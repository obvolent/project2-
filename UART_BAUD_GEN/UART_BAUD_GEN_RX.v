==> flow/design.v <==
module baud_generate_rx(clock, rx_sel, baud_rx_out);
input clock;
input [1:0]rx_sel;
output reg baud_rx_out;
wire baud_tick_115200bps, baud_tick_38400bps, baud_tick_19200bps, baud_tick_9600bps;
integer count1=0;
integer count2=0;
integer count3=0;
integer count4=0;
always@(posedge clock)
if(count1<68)
count1<=count1+1;
else
count1<=1;
assign baud_tick_115200bps=(count1<35)?1:0;
always@(posedge clock)
if(count2<208)
count2<=count2+1;
else
count2<=1;
assign baud_tick_38400bps =(count2<105)?1:0;
always@(posedge clock)
if(count3<416)
count3<=count3+1;
else
count3<=1;
assign baud_tick_19200bps =(count3<209)?1:0;
always@(posedge clock)
if(count4<832)
count4<=count4+1;
else
count4<=1;
assign baud_tick_9600bps =(count4<417)?1:0;
always@(rx_sel, baud_tick_115200bps, baud_tick_38400bps, baud_tick_19200bps, baud_tick_9600bps)
begin
case(rx_sel)
2'b00 : baud_rx_out = baud_tick_115200bps;
2'b01 : baud_rx_out = baud_tick_38400bps;
2'b10 : baud_rx_out = baud_tick_19200bps;
2'b11 : baud_rx_out = baud_tick_9600bps;
endcase
end
endmodule
---- Tool chain data of baud_generate_rx ----
The steps from the RTL of baud_generate_rx to its reports follow in flow order.
Line numbers count from 1 in the design file above.
Operators: Yosys type, input widths -> output width; for muxes data width and select width s.
A cell with n/a has no value.
inputs
  design top .............................. baud_generate_rx
  clock ................................... clock
  standard-cell library ................... sky130hd
  corner .................................. tt_025C_1v80

---- After elaboration ----
Yosys after proc, flatten, opt, wreduce and memory -nomap, before mapping. Enables and synchronous resets that opt folds into registers are not counted as muxes. Memory bits, and registers merged into a memory's read port (data or address), are not among the register bits. Print and check cells are not counted. Equal cells are merged and count once.
storage and ports
  bits in registers ....................... 128
  bits of input ports ..................... 3
  output and inout bits ................... 1
  elaborated cells ........................ 25
cells by class
  add/sub/neg operators ................... 4
  magnitude comparators ................... 8
  eq/ne operators ......................... 3
  muxes and demuxes ....................... 5
  reductions and logical operators ........ 1
operator list
  operator               number
  $add 32x2->32 const B  4
  $lt 32x10->1 const B   2
  $lt 32x8->1 const B    2
  $lt 32x9->1 const B    2
  $lt 32x11->1 const B   1
  $lt 32x7->1 const B    1
  $eq 2x2->1 const B     2
  $pmux 1 s4             1
  $mux 1                 4
  $eq 2x1->1 const B     1
  $logic_not 2->1        1

---- Longest topological paths ----
Yosys ltp: most cells in a row. Word level: on the elaborated netlist, between registers, memories and ports. Mapped: between sequential cells and ports; inverters and the memories' decode and read muxes count.
depth
  word-level depth ........................ 3
  ABC_AREA ................................ 0
  mapped depth ............................ 8
  gate-level depth less buffers ........... 7

---- Mapped cells and area ----
Yosys stat after the flow's synthesis: flattened, memories mapped to cells. It holds for the ABC_AREA given above (unset counts as 0); a run with the other value may have another netlist.
cell types
  type                       number
  sky130_fd_sc_hd__dfxtp_1   128
  sky130_fd_sc_hd__xnor2_1   73
  sky130_fd_sc_hd__nor2_1    132
  sky130_fd_sc_hd__xor2_1    41
  sky130_fd_sc_hd__nor4_1    47
  sky130_fd_sc_hd__nand3_1   48
  sky130_fd_sc_hd__nor3_1    31
  sky130_fd_sc_hd__nand4_1   24
  sky130_fd_sc_hd__nand2_1   33
  sky130_fd_sc_hd__inv_1     31
  sky130_fd_sc_hd__and4_1    12
  sky130_fd_sc_hd__and3_1    15
  sky130_fd_sc_hd__ha_1      7
  sky130_fd_sc_hd__clkbuf_1  22
  sky130_fd_sc_hd__a21oi_1   8
  sky130_fd_sc_hd__and2_1    5
  sky130_fd_sc_hd__nand2b_1  5
  sky130_fd_sc_hd__nor2_2    5
Other cell types: 25; their cells: 43.
mapped netlist
  cells in the netlist .................... 710
  synthesis area .......................... 5965.7 sq um
  area of sequential cells ................ 2562.5 sq um
  flip-flops .............................. 128
  buffer cells ............................ 27

---- Path before layout ----
Path of least setup slack by OpenSTA after synthesis, without wires, with an ideal clock, recovery checks aside; 20% of the period is set as input and as output delay. Where synthesis merged equal registers, the netlist keeps one of their names.
path after synthesis
  kind .................................... register to output
  start point ............................. register count4[0]
  end point ............................... output port baud_rx_out
  period .................................. 3400 ps
  external output delay ................... 680 ps
  time at the first pin ................... 0 ps
  arrival ................................. 1916 ps
  data required time ...................... 2720 ps
  slack ................................... 804 ps
  path delay .............................. 1916 ps
  stages on the path ...................... 8
  buffers on the path ..................... 0
  synthesis period reached ................ 2596 ps
"path delay" is the arrival time less input delay plus setup time.
At an output port there is no setup time.
"stages on the path": output pins that drive a net of the path, with the launching flip-flop's if there is one; two outputs of one cell count as two.
"synthesis period reached" is the clock period less the worst setup slack; recovery checks do not enter. This is arithmetic on one report: input and output delays are still those of the set period (20% each).
Between the ends stands the longest chain of elaborated cells between them, by number of cells; it is not shown to be the way that was timed. Of several equally long chains one is given.
Each line given opens the expression or statement behind the cell; cells for indexed reads and writes are added by Yosys, which also makes memories of some case tables.
on the way, after synthesis
  cell sequence ........................... sky130_fd_sc_hd__dfxtp_1 > sky130_fd_sc_hd__inv_1 > sky130_fd_sc_hd__ha_1 > sky130_fd_sc_hd__or4b_2 > sky130_fd_sc_hd__a21o_1 > sky130_fd_sc_hd__a21oi_1 > sky130_fd_sc_hd__a211oi_1 > sky130_fd_sc_hd__o41ai_1
  cells in the longest elaborated chain ... 3
ends and longest elaborated chain, after synthesis
  item             RTL line  text
  start, declared  9         integer count4=0;
  start, assigned  30        count4<=count4+1;
  start, assigned  32        count4<=1;
  $lt 32x10->1     33        assign baud_tick_9600bps =(count4<417)?1:0;
  $mux 1           33
  $pmux 1 s4       36        case(rx_sel)
  end, declared    4         output reg baud_rx_out;

---- Timing after layout ----
Path of least setup slack in the final report of job 1 (OpenROAD, finished layout, wires in). Where an end is a register, its clock arrival counts in the times.
The report prints the path's times to 10 ps; the period is as set.
path post-layout
  kind .................................... register to output
  start point ............................. register count4[0]
  end point ............................... output port baud_rx_out
  period .................................. 4320 ps
  external output delay ................... 860 ps
  time at the first pin ................... 400 ps
  arrival ................................. 2910 ps
  data required time ...................... 3460 ps
  slack ................................... 540 ps
  stages on the path ...................... 9
  buffers on the path ..................... 1
Between the ends stands the longest chain of elaborated cells between them, by number of cells; it is not shown to be the way that was timed. Of several equally long chains one is given.
on the way, post-layout
  cell sequence ........................... sky130_fd_sc_hd__dfxtp_1 > sky130_fd_sc_hd__inv_1 > sky130_fd_sc_hd__ha_1 > sky130_fd_sc_hd__or4b_2 > sky130_fd_sc_hd__a21o_1 > sky130_fd_sc_hd__a21oi_1 > sky130_fd_sc_hd__a211oi_1 > sky130_fd_sc_hd__o41ai_1 > sky130_fd_sc_hd__clkdlybuf4s50_1
  cells in the longest elaborated chain ... 3
ends and longest elaborated chain, post-layout
  item             RTL line  text
  start, declared  9         integer count4=0;
  start, assigned  30        count4<=count4+1;
  start, assigned  32        count4<=1;
  $lt 32x10->1     33        assign baud_tick_9600bps =(count4<417)?1:0;
  $mux 1           33
  $pmux 1 s4       36        case(rx_sel)
  end, declared    4         output reg baud_rx_out;

# Flow runs of baud_generate_rx

Settings and measured results of 2 stored flow runs for module baud_generate_rx (sky130hd), not sorted in any way. The constraints put input and output delay at 20% of the set period each and load the outputs with 0.01 pF.
"achieved clock period": clock period set for the run, less the worst setup slack. It is reckoned from that one timing run; input and output delays stay at 20% of the period that was set.
"time on the worst setup path" = time allowed to the worst setup path (clock period - input delay - output delay, where it has them) - its slack; a late launch clock adds to it, a late capture clock takes from it.
"time on the worst setup path" is known to 10 ps.

---- job 1 ----
settings
  period_ns = 4.32
  CORE_UTILIZATION = 43
  PLACE_DENSITY_LB_ADDON = 0.01
  CORE_ASPECT_RATIO = 1.58
  CORE_MARGIN = 9
  CELL_PAD_IN_SITES_GLOBAL_PLACEMENT = 2
  GPL_TIMING_DRIVEN = 0
  GPL_ROUTABILITY_DRIVEN = 1
  CAP_MARGIN = 40
  SLEW_MARGIN = 35
  MIN_ROUTING_LAYER = met1
results
  Yosys chip area after synthesis ......... 5965.7 sq um
  die size ................................ 18549.2 sq um
  standard-cell area after routing ........ 6801.5 sq um
  utilization after layout ................ 50.5 %
  worst setup slack after layout .......... 543 ps
  worst hold slack in the final report .... 425 ps
  achieved clock period ................... 3777 ps
  time on the worst setup path ............ 2910 ps
  kind of the worst setup path ............ register to output

---- job 2 ----
settings
  period_ns = 4.49
  CORE_UTILIZATION = 57
  SETUP_SLACK_MARGIN = 0.83
  PLACE_DENSITY_LB_ADDON = 0.13
  CORE_MARGIN = 9
  CELL_PAD_IN_SITES_DETAIL_PLACEMENT = 0
  SLEW_MARGIN = 25
  MIN_ROUTING_LAYER = met1
  CAP_MARGIN = 20
results
  Yosys chip area after synthesis ......... 5965.7 sq um
  die size ................................ 14473.3 sq um
  standard-cell area after routing ........ 6705.2 sq um
  utilization after layout ................ 67.4 %
  worst setup slack after layout .......... 920 ps
  worst hold slack in the final report .... 421 ps
  achieved clock period ................... 3570 ps
  time on the worst setup path ............ 2670 ps
  kind of the worst setup path ............ register to output
