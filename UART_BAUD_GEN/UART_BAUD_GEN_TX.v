==> flow/design.v <==
module baud_generate_tx(clock, tx_sel, baud_tx_out);
input clock;
input [1:0]tx_sel;
output reg baud_tx_out;
wire baud_tick_115200bps, baud_tick_38400bps, baud_tick_19200bps, baud_tick_9600bps;
integer count1=0;
integer count2=0;
integer count3=0;
integer count4=0;
always@(posedge clock)
if(count1<86)
count1<=count1+1;
else
count1<=1;
assign baud_tick_115200bps=(count1<44)?1:0;
always@(posedge clock)
if(count2<260)
count2<=count2+1;
else
count2<=1;
assign baud_tick_38400bps =(count2<131)?1:0;
always@(posedge clock)
if(count3<520)
count3<=count3+1;
else
count3<=1;
assign baud_tick_19200bps =(count3<261)?1:0;
always@(posedge clock)
if(count4<1042)
count4<=count4+1;
else
count4<=1;
assign baud_tick_9600bps =(count4<522)?1:0;
always@(tx_sel, baud_tick_115200bps, baud_tick_38400bps, baud_tick_19200bps, baud_tick_9600bps)
begin
case(tx_sel)
2'b00 : baud_tx_out = baud_tick_115200bps;
2'b01 : baud_tx_out = baud_tick_38400bps;
2'b10 : baud_tx_out = baud_tick_19200bps;
2'b11 : baud_tx_out = baud_tick_9600bps;
endcase
end
endmodule
# == Step by step through the tools: baud_generate_tx ==
# What the tools print for baud_generate_tx, step after step.
# Line numbers count from 1 in the design file above.
# Operators: Yosys type, input widths -> output width; for muxes data width and select width s.
# Library cell names are shortened.
# A cell with n/a has no value.
# inputs
top_module,baud_generate_tx
clock_port,clock
cell_library,sky130hd
pvt_corner,tt_025C_1v80

# == After elaboration ==
# Counts by Yosys on the flattened word-level netlist (proc, flatten, opt, wreduce; memories kept). Register bits leave out memories and registers merged into their read ports (data or address); mux counts leave out enables and synchronous resets folded into registers. Print and check cells are left out. Cells with the same type and inputs are merged into one.
# bits
reg_bits,128
latchBits,0
ramBits,0
rom_bits,0
clocked_rd_ports_x_width,0
n_memories,0
input_bits,3
out_inout_bits,1
elab_cells,25
# op_classes
addsub,4
mul,0
n_div,0
n_cmp,8
eq_ne,3
shift,0
muxes,5
logic,0
n_reduce_logical,1
# ops
op,count
$add 32x2->32 const B,4
$lt 32x10->1 const B,2
$lt 32x11->1 const B,2
$lt 32x12->1 const B,1
$lt 32x7->1 const B,1
$lt 32x8->1 const B,1
$lt 32x9->1 const B,1
$eq 2x2->1 const B,2
$pmux 1 s4,1
$mux 1,4
$eq 2x1->1 const B,1
$logic_not 2->1,1

# == Depth ==
# Yosys ltp: most cells in a row. Word level: on the elaborated netlist, between registers, memories and ports. Mapped: between sequential cells and ports; inverters and the memories' decode and read muxes count.
# logic_depth
ltp_word,3
ABC_AREA,0
ltp_mapped,7
depth_no_buf,7

# == Mapped cells and area ==
# Source: synth_stat.txt of the flow (Yosys; design flattened, memories mapped). It holds for the ABC_AREA given above (unset counts as 0); a run with the other value may have another netlist.
# Totals and module areas in this step are rounded.
# types
type,count,type_area_um2
dfxtp_1,128,2.56E+03
xor2_1,64,560.538
nor2_1,133,499.229
xnor2_1,49,429.162
nand4_1,41,256.496
nand3_1,37,185.178
nor4_1,28,175.168
nand2_1,43,161.405
and3_1,21,131.376
and4_1,15,131.376
nor3_1,15,75.072
inv_1,18,67.565
buf_2,13,65.062
ha_1,5,62.56
nor4_2,5,62.56
and2_1,9,56.304
a21oi_1,10,50.048
nor3_2,5,50.048
# Other cell types: 24; their cells: 60.
# synth_totals
cell_count,699
mapped_area_mm2,0.00602
seq_area_mm2,0.00256
ffs,128
n_buf,24

# == Worst setup path after synthesis ==
# Source: OpenSTA report_checks on the synthesized netlist (no wires, ideal clock, input and output delay 20% of the period each), path of least setup slack; recovery checks are left aside. Register names are those of the netlist, which keeps one name where synthesis merged equal registers.
# synth_timing
path_type,register to output
startpoint,reg count3[6]
endpoint,out baud_tx_out
clock_period_ns,2.4
out_delay_ns,0.480
launch_ns,0.000
t_arrival_ns,1.690
required_time_ns,1.920
slack_ns,0.230
delay_ns,1.690
driving_pins,6
path_buffers,0
period_less_setup_slack_ns,2.17
# "delay_ns" = arrival - input delay + setup time.
# At an output port there is no setup time.
# "driving_pins" counts driving pins, that of a launching flip-flop among them; a cell with two outputs on the path counts twice.
# "period_less_setup_slack_ns" is the clock period less the worst setup slack; recovery checks do not enter. This is arithmetic on one report: input and output delays are still those of the set period (20% each).
# The rows between start and end are the longest chain of elaborated cells between them; the timing report does not say that the signal goes this way. Where chains are equally long, one stands for them.
# A line is the first line of the expression or statement that the cell stems from. Yosys adds cells for indexed reads and writes and turns some case tables into memories.
# synth_between
cell_sequence,dfxtp_1 -> or4_1 -> a211o_1 -> a21oi_1 -> a21oi_1 -> o31ai_1
elab_chain_len,3
cells_between,3
cone_lines,2
classes_between,compare: 1; mux: 2
# synth_lines
element,line,source
from (decl),8,integer count3=0;
from (assign),24,count3<=count3+1;
from (assign),26,count3<=1;
$lt 32x10->1,27,assign baud_tick_19200bps =(count3<261)?1:0;
$mux 1,27,
$pmux 1 s4,36,case(tx_sel)
to (decl),4,output reg baud_tx_out;

# == Timing after layout ==
# From the final timing report of record 2: the path of least setup slack in the routed layout; clock arrival at registers is part of the times.
# layout_timing
path_type,register to output
startpoint,reg count3[6]
endpoint,out baud_tx_out
clock_period_ns,2.41
out_delay_ns,0.48
launch_ns,0.51
t_arrival_ns,2.26
required_time_ns,1.93
slack_ns,-0.33
driving_pins,7
path_buffers,1
# The rows between start and end are the longest chain of elaborated cells between them; the timing report does not say that the signal goes this way. Where chains are equally long, one stands for them.
# layout_between
cell_sequence,dfxtp_2 -> or4_4 -> a211o_1 -> a21oi_2 -> a21oi_1 -> o31ai_2 -> buf_2
elab_chain_len,3
cells_between,3
cone_lines,2
classes_between,compare: 1; mux: 2
# layout_lines
element,line,source
from (decl),8,integer count3=0;
from (assign),24,count3<=count3+1;
from (assign),26,count3<=1;
$lt 32x10->1,27,assign baud_tick_19200bps =(count3<261)?1:0;
$mux 1,27,
$pmux 1 s4,36,case(tx_sel)
to (decl),4,output reg baud_tx_out;

## Implementation results

Below are 2 stored runs of the flow (Yosys, OpenROAD; platform sky130hd) on baud_generate_tx, each with its settings and what was measured, unordered. Constraints: input delay and output delay 20% of the set period each, output load 0.01 pF.
"worst_path_allowed_less_slack_ns" is the time allowed to the run's worst setup path (the clock period less input and output delay, where it has them) less its slack. Clock arrival times count: a late capture clock shortens it, a late launch clock lengthens it.
Results are given in rounded form.

Record 1, flow files:
==> flow/run.sh <==
#!/bin/bash
# the make line also repeats the synthesis and layout settings of config.mk as NAME=value (left out here)
make -C /OpenROAD-flow-scripts/flow DESIGN_CONFIG=/design/flow/config.mk WORK_HOME=/design/flow/orfs CLKGATE_MAP_FILE= finish
==> flow/config.mk <==
export PLATFORM = sky130hd
export DESIGN_NAME = baud_generate_tx
export DESIGN_NICKNAME = baud_generate_tx
export VERILOG_FILES = /design/flow/design.v
export SDC_FILE = /design/flow/constraint.sdc
export NUM_CORES = 4
export LEC_CHECK = 0
export CAP_MARGIN = 20
export CELL_PAD_IN_SITES_GLOBAL_PLACEMENT = 1
export CORE_MARGIN = 2
export CORE_UTILIZATION = 65
export CTS_CLUSTER_DIAMETER = 250
export CTS_CLUSTER_SIZE = 51
export PLACE_DENSITY_LB_ADDON = 0.14
export SETUP_SLACK_MARGIN = 0.28
export SLEW_MARGIN = 40
==> flow/constraint.sdc <==
create_clock -name core_clock -period 1.45 [get_ports {clock}]
set_input_delay 0.2900 -clock core_clock [delete_from_list [all_inputs] [get_ports {clock}]]
set_output_delay 0.2900 -clock core_clock [all_outputs]
set_load 0.01 [all_outputs]

Record 1: no results, placement failed with FLW-0024

Record 2, flow files:
==> flow/run.sh <==
#!/bin/bash
# the make line also repeats the synthesis and layout settings of config.mk as NAME=value (left out here)
make -C /OpenROAD-flow-scripts/flow DESIGN_CONFIG=/design/flow/config.mk WORK_HOME=/design/flow/orfs CLKGATE_MAP_FILE= finish
==> flow/config.mk <==
export PLATFORM = sky130hd
export DESIGN_NAME = baud_generate_tx
export DESIGN_NICKNAME = baud_generate_tx
export VERILOG_FILES = /design/flow/design.v
export SDC_FILE = /design/flow/constraint.sdc
export NUM_CORES = 4
export LEC_CHECK = 0
export CAP_MARGIN = 20
export CORE_MARGIN = 2
export CORE_UTILIZATION = 63
export SLEW_MARGIN = 20
==> flow/constraint.sdc <==
create_clock -name core_clock -period 2.41 [get_ports {clock}]
set_input_delay 0.4820 -clock core_clock [delete_from_list [all_inputs] [get_ports {clock}]]
set_output_delay 0.4820 -clock core_clock [all_outputs]
set_load 0.01 [all_outputs]

==> results of record 2, as CSV <==
result,value
synthArea_mm2,0.00602
hold_ws_ns,0.414
final_stdcell_area_mm2,0.00769
dieArea_mm2,0.0104
timing.setup.tns_ns,-0.334
worst_path_allowed_less_slack_ns,2.26
worst_setup_path_type,"register to output"
ws_setup_ns,-0.334
